==> flow/design.v <==
 module top
 (
    input clk,
    input [5:0] btn,
    output [5:0] led
 );
reg [19:0]  deb_cnt [5:0];
reg [5:0]   selected_led;
assign led[0] = ~selected_led[0];
assign led[1] = ~selected_led[1];
assign led[2] = ~selected_led[2];
assign led[3] = ~selected_led[3];
assign led[4] = ~selected_led[4];
assign led[5] = ~selected_led[5];
integer i;
always @(posedge clk) begin
    for (i = 0; i < 6; i = i + 1) begin
        if (!btn[i] && deb_cnt[i] < 1_000_000)
        begin
            deb_cnt[i] <= deb_cnt[i] + 1'b1;
            if (deb_cnt[i] == 999_999)
            begin
                selected_led[i] = 'b1;
            end
        end
        if (btn[i])
        begin
            deb_cnt[i] <= 0;
            selected_led[i] = 'b0;
        end
    end
end
endmodule
Step by step through the tools: top
What the tools print for top, step after step.
Lines are those of the file above, counted from 1.
Library cell names are shortened.
{"block": "inputs", "top_module": "top", "clock": "clk", "library": "sky130hd", "lib_corner": "tt_025C_1v80"}

Elaborated design
Counts by Yosys on the flattened word-level netlist (proc, flatten, opt, wreduce). Print and check cells are left out. Cells with the same type and inputs are merged into one.
{"block": "bits", "out_inout_bits": 6, "word_cells": 54, "input_bits": 7, "reg_bits": 126}
{"block": "op_classes", "addsub": 6, "logic": 6, "reduce_logical": 18, "compare": 6, "equal": 6}
{"block": "ops", "operator": "20-bit by 1-bit adder with 20-bit output (second input constant)", "count": 6}
{"block": "ops", "operator": "20-bit less-than comparator (second input constant)", "count": 6}
{"block": "ops", "operator": "20-bit == test (second input constant)", "count": 6}
{"block": "ops", "operator": "2-bit AND reduction", "count": 6}
{"block": "ops", "operator": "1-bit logical AND", "count": 6}
{"block": "ops", "operator": "1-bit inverter", "count": 6}
{"block": "ops", "operator": "1-bit logical NOT", "count": 6}

Longest topological paths
Depth = most cells in a row (Yosys ltp): at word level without a register or memory, in the mapped netlist without a sequential cell, where the memories' decode and read muxes count.
{"block": "logic_depth", "word_depth": 3, "ABC_AREA": 0, "ltp_mapped": 7, "mapped_depth_nobuf": 6}

After synthesis
The flow's flattened synthesis, as Yosys stat reports it; memories are mapped. The netlist is that of the ABC_AREA named above (0 if unset); the other value can give another one.
{"block": "mapped", "synth_area_um2": 5940.7, "seqArea_um2": 2522.4, "ff_cells": 126, "buffers": 27, "cells": 704}
{"block": "types", "type": "dfxtp_1", "count": 126, "area_total_um2": 2.52E+03}
{"block": "types", "type": "xnor2_1", "count": 52, "area_total_um2": 455.437}
{"block": "types", "type": "nor2_1", "count": 99, "area_total_um2": 371.606}
{"block": "types", "type": "xor2_1", "count": 28, "area_total_um2": 245.235}
{"block": "types", "type": "nand4_1", "count": 39, "area_total_um2": 243.984}
{"block": "types", "type": "nand3_1", "count": 41, "area_total_um2": 205.197}
{"block": "types", "type": "nand2_1", "count": 44, "area_total_um2": 165.158}
{"block": "types", "type": "or3_1", "count": 21, "area_total_um2": 131.376}
{"block": "types", "type": "a21oi_1", "count": 26, "area_total_um2": 130.125}
{"block": "types", "type": "nor4_1", "count": 18, "area_total_um2": 112.608}
{"block": "types", "type": "nor3_1", "count": 22, "area_total_um2": 110.106}
{"block": "types", "type": "o21ai_0", "count": 22, "area_total_um2": 110.106}
{"block": "types", "type": "and4_1", "count": 12, "area_total_um2": 105.101}
{"block": "types", "type": "clkbuf_1", "count": 23, "area_total_um2": 86.333}
{"block": "types", "type": "inv_1", "count": 23, "area_total_um2": 86.333}
{"block": "types", "type": "ha_1", "count": 6, "area_total_um2": 75.072}
{"block": "types", "type": "o31ai_1", "count": 9, "area_total_um2": 67.565}
{"block": "types", "type": "and3_1", "count": 10, "area_total_um2": 62.56}
Not listed: further types 32, cells in them 83.

Worst setup path after synthesis
Path of least setup slack by OpenSTA after synthesis, without wires, with an ideal clock, recovery checks aside; 20% of the period is set as input and as output delay. Where synthesis merged equal registers, the netlist keeps one of their names.
{"block": "synth_timing", "path_type": "register to register", "start": "register deb_cnt[2][6]", "end": "register deb_cnt[2][15]", "launch_ns": 0.000, "t_required_ns": 2.269, "setup_ns": 0.121, "path_slack_ns": 0.340, "clock_period_ns": 2.39, "arrival_time_ns": 1.929, "path_stages": 6, "path_delay_ns": 2.050, "n_path_buf": 0, "synth_period_reached_ns": 2.05}
"path_delay_ns" = arrival - input delay + setup time.
"path_stages": output pins that drive a net of the path, with the launching flip-flop's if there is one; two outputs of one cell count as two.
"synth_period_reached_ns" = period - worst setup slack (recovery checks aside). The figure is calculated, with input and output delays left at 20% of the set period.
The rows between start and end are the longest chain of elaborated cells between them; the timing report does not say that the signal goes this way. Where chains are equally long, one stands for them.
A line is the first line of the expression or statement that the cell stems from. Yosys adds cells for indexed reads and writes and turns some case tables into memories.
{"block": "synth_via", "cell_sequence": "dfxtp_1 > or4_1 > o211ai_1 > a31oi_1 > or4b_1 > mux2_2", "elab_chain_cells": 2, "cone_cells": 3, "cone_lines": 2, "classes_between": "1 x add/sub; 1 x compare; 1 x reduce/logical"}
{"block": "synth_lines", "item": "start, declared", "line_no": 7, "text": "reg [19:0]  deb_cnt [5:0];"}
{"block": "synth_lines", "item": "start, assigned", "line_no": 20, "text": "deb_cnt[i] <= deb_cnt[i] + 1'b1;"}
{"block": "synth_lines", "item": "start, assigned", "line_no": 28, "text": "deb_cnt[i] <= 0;"}
{"block": "synth_lines", "item": "20-bit less-than comparator", "line_no": 18, "text": "if (!btn[i] && deb_cnt[i] < 1_000_000)"}
{"block": "synth_lines", "item": "1-bit logical AND", "line_no": 18}
{"block": "synth_lines", "item": "end, assigned", "line_no": 20}
{"block": "synth_lines", "item": "end, assigned", "line_no": 28}
{"block": "synth_lines", "item": "end, declared", "line_no": 7}

Path in the finished layout
Path of least setup slack in the final report of run 1 (OpenROAD, finished layout, wires in). Where an end is a register, its clock arrival counts in the times.
{"block": "layout_timing", "path_type": "register to register", "start": "register deb_cnt[2][6]", "end": "register deb_cnt[2][15]", "t_required_ns": 2.65, "path_slack_ns": 0.18, "n_path_buf": 0, "setup_ns": 0.11, "path_stages": 6, "clock_period_ns": 2.34, "launch_ns": 0.42, "arrival_time_ns": 2.46}
The rows between start and end are the longest chain of elaborated cells between them; the timing report does not say that the signal goes this way. Where chains are equally long, one stands for them.
{"block": "layout_via", "cell_sequence": "dfxtp_1 > or4_1 > o211ai_1 > a31oi_2 > or4b_1 > mux2_2", "elab_chain_cells": 2, "cone_cells": 3, "cone_lines": 2, "classes_between": "1 x add/sub; 1 x compare; 1 x reduce/logical"}
{"block": "layout_lines", "item": "start, declared", "line_no": 7, "text": "reg [19:0]  deb_cnt [5:0];"}
{"block": "layout_lines", "item": "start, assigned", "line_no": 20, "text": "deb_cnt[i] <= deb_cnt[i] + 1'b1;"}
{"block": "layout_lines", "item": "start, assigned", "line_no": 28, "text": "deb_cnt[i] <= 0;"}
{"block": "layout_lines", "item": "20-bit less-than comparator", "line_no": 18, "text": "if (!btn[i] && deb_cnt[i] < 1_000_000)"}
{"block": "layout_lines", "item": "1-bit logical AND", "line_no": 18}
{"block": "layout_lines", "item": "end, assigned", "line_no": 20}
{"block": "layout_lines", "item": "end, assigned", "line_no": 28}
{"block": "layout_lines", "item": "end, declared", "line_no": 7}

Ticket comment

Settings and measured results of 2 stored flow runs for module top (sky130hd), not sorted in any way. The constraints put input and output delay at 20% of the set period each and load the outputs with 0.01 pF.
"period_reached_ns": clock period set for the run, less the worst setup slack. It is reckoned from that one timing run; input and output delays stay at 20% of the period that was set.

{"run": "run 1", "settings": { "period_ns": 2.34, "CORE_UTILIZATION": 42, "CAP_MARGIN": 20, "CORE_MARGIN": 2, "SLEW_MARGIN": 20 }, "results": { "hold_ws_ns": 0.466, "setup_worst_slack_ns": 0.182, "cell_area_final_um2": 6996.7, "design_die_area_um2": 15111.8, "yosys_chip_area_um2": 5940.7, "period_reached_ns": 2.158 }}
{"run": "run 2", "settings": { "period_ns": 1.39, "CORE_UTILIZATION": 17, "SETUP_SLACK_MARGIN": 0.27, "PLACE_DENSITY_LB_ADDON": 0.01, "HOLD_SLACK_MARGIN": 0.27, "CELL_PAD_IN_SITES_GLOBAL_PLACEMENT": 2, "CELL_PAD_IN_SITES_DETAIL_PLACEMENT": 2, "TNS_END_PERCENT": 70, "GPL_TIMING_DRIVEN": 1, "GPL_ROUTABILITY_DRIVEN": 0, "CTS_CLUSTER_DIAMETER": 295, "SLEW_MARGIN": 35, "CAP_MARGIN": 20, "CORE_MARGIN": 2 }, "results": { "hold_ws_ns": 0.474, "setup_worst_slack_ns": -0.761, "cell_area_final_um2": 10926.7, "design_die_area_um2": 36456.2, "yosys_chip_area_um2": 5940.7, "period_reached_ns": 2.151 }}
